==> flow/design.v <==
module udma_eth_frame_reg #(
    parameter L2_AWIDTH_NOAL = 12,
    parameter TRANS_SIZE     = 16,
    parameter RX_FIFO_BUFFER_DEPTH = 1024,
    parameter RX_FIFO_BUFFER_DEPTH_LOG = $clog2(RX_FIFO_BUFFER_DEPTH)
) (
    input  logic 	                    clk_i,
    input  logic   	                  rstn_i,
    input  logic               [31:0] cfg_data_i,
    input  logic                [4:0] cfg_addr_i,
    input  logic                      cfg_valid_i,
    input  logic                      cfg_rwn_i,
    output logic               [31:0] cfg_data_o,
    output logic                      cfg_ready_o,
    output logic [L2_AWIDTH_NOAL-1:0] cfg_rx_startaddr_o,
    output logic     [TRANS_SIZE-1:0] cfg_rx_size_o,
    output logic                      cfg_rx_continuous_o,
    output logic                      cfg_rx_en_o,
    output logic                      cfg_rx_clr_o,
    input  logic                      cfg_rx_en_i,
    input  logic                      cfg_rx_pending_i,
    input  logic [L2_AWIDTH_NOAL-1:0] cfg_rx_curr_addr_i,
    input  logic     [TRANS_SIZE-1:0] cfg_rx_bytes_left_i,
    output logic [L2_AWIDTH_NOAL-1:0] cfg_tx_startaddr_o,
    output logic     [TRANS_SIZE-1:0] cfg_tx_size_o,
    output logic                      cfg_tx_continuous_o,
    output logic                      cfg_tx_en_o,
    output logic                      cfg_tx_clr_o,
    input  logic                      cfg_tx_en_i,
    input  logic                      cfg_tx_pending_i,
    input  logic [L2_AWIDTH_NOAL-1:0] cfg_tx_curr_addr_i,
    input  logic     [TRANS_SIZE-1:0] cfg_tx_bytes_left_i,
    input  logic                      cfg_rx_set_blocked_i,
    output logic                      cfg_rx_blocked_o,
    input  logic                      cfg_rx_set_eof_i,
    input  logic    [RX_FIFO_BUFFER_DEPTH_LOG:0]    cfg_rx_fifo_elements,
    output logic                      set_tx_bytes,
    output logic               [31:0] tx_bytes,
    input  logic               [31:0] tx_bytes_left
);
logic [L2_AWIDTH_NOAL-1:0] r_rx_startaddr;
logic   [TRANS_SIZE-1 : 0] r_rx_size;
logic                      r_rx_continuous;
logic                      r_rx_en;
logic                      r_rx_clr;
logic [L2_AWIDTH_NOAL-1:0] r_tx_startaddr;
logic   [TRANS_SIZE-1 : 0] r_tx_size;
logic                      r_tx_continuous;
logic                      r_tx_en;
logic                      r_tx_clr;
logic                [4:0] s_wr_addr;
logic                [4:0] s_rd_addr;
logic                      r_rx_blocked;
logic                      r_cfg_rx_set_blocked_i;
logic                      r_rx_eof;
logic                      r_cfg_rx_set_eof_i;
assign s_wr_addr = (cfg_valid_i & ~cfg_rwn_i) ? cfg_addr_i : 5'h0;
assign s_rd_addr = (cfg_valid_i &  cfg_rwn_i) ? cfg_addr_i : 5'h0;
assign cfg_rx_startaddr_o  = r_rx_startaddr;
assign cfg_rx_size_o       = r_rx_size;
assign cfg_rx_continuous_o = r_rx_continuous;
assign cfg_rx_en_o         = r_rx_en;
assign cfg_rx_clr_o        = r_rx_clr;
assign cfg_tx_startaddr_o  = r_tx_startaddr;
assign cfg_tx_size_o       = r_tx_size;
assign cfg_tx_continuous_o = r_tx_continuous;
assign cfg_tx_en_o         = r_tx_en;
assign cfg_tx_clr_o        = r_tx_clr;
assign cfg_rx_blocked_o    = r_rx_blocked;
logic r_set_tx_bytes;
logic [31:0] r_tx_bytes;
assign set_tx_bytes        = r_set_tx_bytes;
assign tx_bytes            = r_tx_bytes;
always_ff @(posedge clk_i, negedge rstn_i) begin
    if (~rstn_i) begin
        r_rx_startaddr               <= 'h0;
        r_rx_size                    <= 'h0;
        r_rx_continuous              <= 'h0;
        r_rx_en                      <= 'h0;
        r_rx_clr                     <= 'h0;
        r_tx_startaddr               <= 'h0;
        r_tx_size                    <= 'h0;
        r_tx_continuous              <= 'h0;
        r_tx_en                      <= 'h0;
        r_tx_clr                     <= 'h0;
        r_rx_blocked                 <= 'h0;
        r_cfg_rx_set_blocked_i       <= 'h0;
        r_rx_eof                     <= 'h0;
        r_cfg_rx_set_eof_i           <= 'h0;
        r_tx_bytes                   <= 'h0;
        r_set_tx_bytes               <= 'h0;
    end else begin
        r_rx_en   <=  'h0;
        r_rx_clr  <=  'h0;
        r_tx_en   <=  'h0;
        r_tx_clr  <=  'h0;
        r_set_tx_bytes = 'h0;
        if (cfg_valid_i & ~cfg_rwn_i) begin
            case (s_wr_addr)
              5'b00000:
                  r_rx_startaddr    <= cfg_data_i[L2_AWIDTH_NOAL-1:0];
              5'b00001:
                  r_rx_size         <= cfg_data_i[TRANS_SIZE-1:0];
              5'b00010:
              begin
                  r_rx_clr            <= cfg_data_i[6];
                  r_rx_en             <= cfg_data_i[4];
                  r_rx_continuous     <= cfg_data_i[0];
              end
              5'b00100:
                  r_tx_startaddr    <= cfg_data_i[L2_AWIDTH_NOAL-1:0];
              5'b00101:
                  r_tx_size         <= cfg_data_i[TRANS_SIZE-1:0];
              5'b00110:
              begin
                  r_tx_clr          <= cfg_data_i[6];
                  r_tx_en           <= cfg_data_i[4];
                  r_tx_continuous   <= cfg_data_i[0];
              end
              5'b00111:
              begin
                  r_rx_blocked        <= cfg_data_i[0];
                  r_rx_eof            <= cfg_data_i[1];
              end
              5'b01010:
              begin
                  r_tx_bytes            = cfg_data_i;
                  r_set_tx_bytes        = 1'b1;
              end
            endcase
        end  
        if (r_cfg_rx_set_blocked_i == 1'b0 && cfg_rx_set_blocked_i == 1'b1) begin
            r_rx_blocked <= 1'b1;
        end
        r_cfg_rx_set_blocked_i <= cfg_rx_set_blocked_i;
        if (r_cfg_rx_set_eof_i == 1'b0 && cfg_rx_set_eof_i == 1'b1) begin
            r_rx_eof <= 1'b1;
        end
        r_cfg_rx_set_eof_i <= cfg_rx_set_eof_i;
   end  
end  
always_comb begin
    cfg_data_o <= 32'h0;
    case (s_rd_addr)
        5'b00000:
            cfg_data_o <= cfg_rx_curr_addr_i;
        5'b00001:
            cfg_data_o[TRANS_SIZE-1:0] <= cfg_rx_bytes_left_i;
        5'b00010:
            cfg_data_o <= {26'h0,cfg_rx_pending_i,cfg_rx_en_i,3'h0,r_rx_continuous};
        5'b00100:
            cfg_data_o <= cfg_tx_curr_addr_i;
        5'b00101:
            cfg_data_o[TRANS_SIZE-1:0] <= cfg_tx_bytes_left_i;
        5'b00110:
            cfg_data_o <= {
                26'h0,
                cfg_tx_pending_i,
                cfg_tx_en_i,
                3'h0,
                r_tx_continuous
            };
        5'b00011:
            cfg_data_o <= 32'hDEADBEEF;
        5'b00111:
            cfg_data_o <= {
                30'h0,
                r_rx_eof,
                r_rx_blocked
            };
        5'b01000:
            cfg_data_o[RX_FIFO_BUFFER_DEPTH_LOG:0] <= cfg_rx_fifo_elements;
        5'b01001:
            cfg_data_o <= {31'h0, cfg_rx_fifo_elements == RX_FIFO_BUFFER_DEPTH};
        5'b01010:
            cfg_data_o <= r_tx_bytes;
        5'b01011:
            cfg_data_o <= tx_bytes_left;
        default:
            cfg_data_o <= 'h0;
     endcase
end
assign cfg_ready_o  = 1'b1;
endmodule
# From RTL to reports: udma_eth_frame_reg
# Tool output for the design above, in the order of the flow.
# Lines are those of the file above, counted from 1.
# Library cell names are shortened.
# A cell with - has no value.
dict set report setup {
  design {udma_eth_frame_reg}
  clk_port {clk_i}
  library {sky130hd}
  corner {tt_025C_1v80}
}

# Elaborated design
# Counts by Yosys on the flattened word-level netlist (proc, flatten, opt, wreduce; memories kept). Register bits leave out memories and registers merged into their read ports (data or address). Print and check cells are left out. Cells with the same type and inputs are merged into one.
dict set report op_classes {
  equal 19
  muxes 21
  logic 5
  n_reduce_logical 17
}
# operator n
set op_table {}
lappend op_table {{parallel mux 11 bit (select 12 bit)} 1}
lappend op_table {{parallel mux 16 bit (select 3 bit)} 1}
lappend op_table {{== test 5 x 3 -> 1 bit with constant B} 8}
lappend op_table {{parallel mux 5 bit (select 7 bit)} 1}
lappend op_table {{== test 5 x 4 -> 1 bit with constant B} 5}
lappend op_table {{AND reduction 2 bit} 9}
lappend op_table {{two-way mux 1 bit} 16}
lappend op_table {{== test 5 x 2 -> 1 bit with constant B} 3}
lappend op_table {{== test 11 bit with constant B} 1}
lappend op_table {{== test 5 x 1 -> 1 bit with constant B} 2}
lappend op_table {{logical NOT 5 bit} 2}
lappend op_table {{two-way mux 5 bit} 2}
lappend op_table {{nonzero test 2 bit} 4}
lappend op_table {{NOT 1 bit} 3}
lappend op_table {{AND 1 bit} 2}
lappend op_table {{logical AND 1 bit} 2}
dict set report word_totals {
  reg_bits 99
  in_bits 146
  output_inout_bits 129
  word_cells 78
}

# Longest topological paths
# Depth = most cells in a row (Yosys ltp): at word level without a register or memory, in the mapped netlist without a sequential cell, where the memories' decode and read muxes count.
dict set report logic_depth {
  ltp_word 7
  ABC_AREA 0
  mapped_depth 7
  mapped_depth_nobuf 4
}

# After synthesis
# Source: synth_stat.txt of the flow (Yosys; design flattened, memories mapped). It holds for the ABC_AREA given above (unset counts as 0); a run with the other value may have another netlist.
# The area totals of this step are shown rounded.
# type n type_area_um2
set types {}
lappend types {dfrtp_1 99 2.48E+03}
lappend types {mux2_2 61 686.909}
lappend types {mux2_4 29 435.418}
lappend types {a221o_1 11 110.106}
lappend types {a22o_1 12 105.101}
lappend types {nand2_1 27 101.347}
lappend types {nand3_1 19 95.091}
lappend types {a22oi_1 12 90.086}
lappend types {buf_6 8 90.086}
lappend types {nand4b_1 8 70.067}
lappend types {nor2_1 17 63.811}
lappend types {clkbuf_1 15 56.304}
lappend types {a21oi_1 11 55.053}
lappend types {o22a_1 6 52.55}
lappend types {a222oi_1 4 40.038}
lappend types {nand2b_1 6 37.536}
lappend types {nor3_1 7 35.034}
lappend types {nor2b_1 5 31.28}
# Not listed: further types 28, cells in them 55.
dict set report synth_totals {
  stdcells 412
  synth_area_um2 5020
  seqArea_um2 2480
  ffs 99
  n_buf 29
}

# Timing after synthesis
# Source: OpenSTA report_checks on the synthesized netlist (no wires, ideal clock, input and output delay 20% of the period each), path of least setup slack; recovery checks are left aside. Register names are those of the netlist, which keeps one name where synthesis merged equal registers.
dict set report synth_timing {
  kind {in2out}
  startpoint {in cfg_addr_i[2]}
  endpoint {out cfg_data_o[27]}
  tclk_ns 2.58
  input_delay_ns 0.516
  output_delay_ns 0.516
  launch_ns 0.516
  arrival_time_ns 1.825
  required_ns 2.064
  path_slack_ns 0.239
  delay_ns 1.309
  stages 6
  n_path_buf 3
  period_less_setup_slack_ns 2.341
}
# "delay_ns" is the arrival time less input delay plus setup time.
# At an output port there is no setup time.
# "stages" counts driving pins, that of a launching flip-flop among them; a cell with two outputs on the path counts twice.
# "period_less_setup_slack_ns" = period - worst setup slack (recovery checks aside). The figure is calculated, with input and output delays left at 20% of the set period.
# The rows between start and end are the longest chain of elaborated cells between them; the timing report does not say that the signal goes this way. Where chains are equally long, one stands for them.
# Each line given opens the expression or statement behind the cell; cells for indexed reads and writes are added by Yosys, which also makes memories of some case tables.
dict set report synth_between {
  cell_sequence {buf_6 nand2b_1 clkbuf_1 nor3_2 clkbuf_1 a221o_1}
  elab_chain_len 3
  cone_cells 5
  cone_lines 2
  cone_classes {eq/ne (3); mux (2)}
}
# element line
set synth_lines {}
lappend synth_lines {{start: declaration} 10} ;# input  logic                [4:0] cfg_addr_i,
lappend synth_lines {{two-way mux 5 bit} 58} ;# assign s_rd_addr = (cfg_valid_i &  cfg_rwn_i) ? cfg_addr_i : 5'h0;
lappend synth_lines {{== test 5 x 4 -> 1 bit} 144} ;# case (s_rd_addr)
lappend synth_lines {{parallel mux 16 bit (select 3 bit)} 144}
lappend synth_lines {{end: declaration} 13} ;# output logic               [31:0] cfg_data_o,

# Worst path after layout
# From the final timing report of record 2: the path of least setup slack in the routed layout; clock arrival at registers is part of the times.
dict set report layout_timing {
  kind {in2out}
  startpoint {in cfg_addr_i[4]}
  endpoint {out cfg_data_o[5]}
  tclk_ns 3.76
  input_delay_ns 0.75
  output_delay_ns 0.75
  launch_ns 0.75
  arrival_time_ns 2.93
  required_ns 3.01
  path_slack_ns 0.07
  stages 8
  n_path_buf 4
}
# The rows between start and end are the longest chain of elaborated cells between them; the timing report does not say that the signal goes this way. Where chains are equally long, one stands for them.
dict set report layout_between {
  cell_sequence {clkdlybuf4s50_1 nand3b_1 buf_4 nor3_4 buf_4 a222oi_1 nand3_1 clkdlybuf4s50_1}
  elab_chain_len 3
  cone_cells 14
  cone_lines 2
  cone_classes {eq/ne (11); mux (2); reduce/logical (1)}
}
# element line
set layout_lines {}
lappend layout_lines {{start: declaration} 10} ;# input  logic                [4:0] cfg_addr_i,
lappend layout_lines {{two-way mux 5 bit} 58} ;# assign s_rd_addr = (cfg_valid_i &  cfg_rwn_i) ? cfg_addr_i : 5'h0;
lappend layout_lines {{== test 5 x 4 -> 1 bit} 144} ;# case (s_rd_addr)
lappend layout_lines {{parallel mux 11 bit (select 12 bit)} 144}
lappend layout_lines {{end: declaration} 13} ;# output logic               [31:0] cfg_data_o,

; Stored flow runs of udma_eth_frame_reg (2 of them; Yosys, OpenROAD, sky130hd). They differ in their settings and are not a sequence. Constraints: input delay and output delay 20% of the set period each, output load 0.01 pF.
; "achieved_clock_period_ns" is the run's clock period less its worst setup slack. It is reckoned from that one timing run; input and output delays stay at 20% of the period that was set.
; "power.total_mw" rests on the timing tool's default activity at the inputs, not on a simulated workload.
; The results are shown rounded.

[record 1: settings]
period_ns = 2.81
CORE_UTILIZATION = 40
SETUP_SLACK_MARGIN = 0.19
PLACE_DENSITY_LB_ADDON = 0.11
CELL_PAD_IN_SITES_GLOBAL_PLACEMENT = 1
CELL_PAD_IN_SITES_DETAIL_PLACEMENT = 1
GPL_TIMING_DRIVEN = 1
GPL_ROUTABILITY_DRIVEN = 0
CTS_CLUSTER_SIZE = 63
CTS_CLUSTER_DIAMETER = 255
MIN_ROUTING_LAYER = met2
MAX_ROUTING_LAYER = met4
CAP_MARGIN = 20
CORE_MARGIN = 2
SLEW_MARGIN = 20
[record 1: results]
outcome = unfinished; error DPL-0033 in clock tree synthesis

[record 2: settings]
period_ns = 3.76
CORE_UTILIZATION = 22
CORE_ASPECT_RATIO = 1.93
GPL_TIMING_DRIVEN = 0
GPL_ROUTABILITY_DRIVEN = 1
CTS_CLUSTER_SIZE = 24
MIN_ROUTING_LAYER = met1
CAP_MARGIN = 20
CORE_MARGIN = 2
SLEW_MARGIN = 20
[record 2: results]
achieved_clock_period_ns = 3.686
power.total_mw = 3.19
final_cell_area_um2 = 8690
final_die_area_um2 = 24100
tns_ns = 0.000
synthArea_um2 = 5020
worstSetupSlack_ns = 0.074
finish.utilization_frac = 0.389
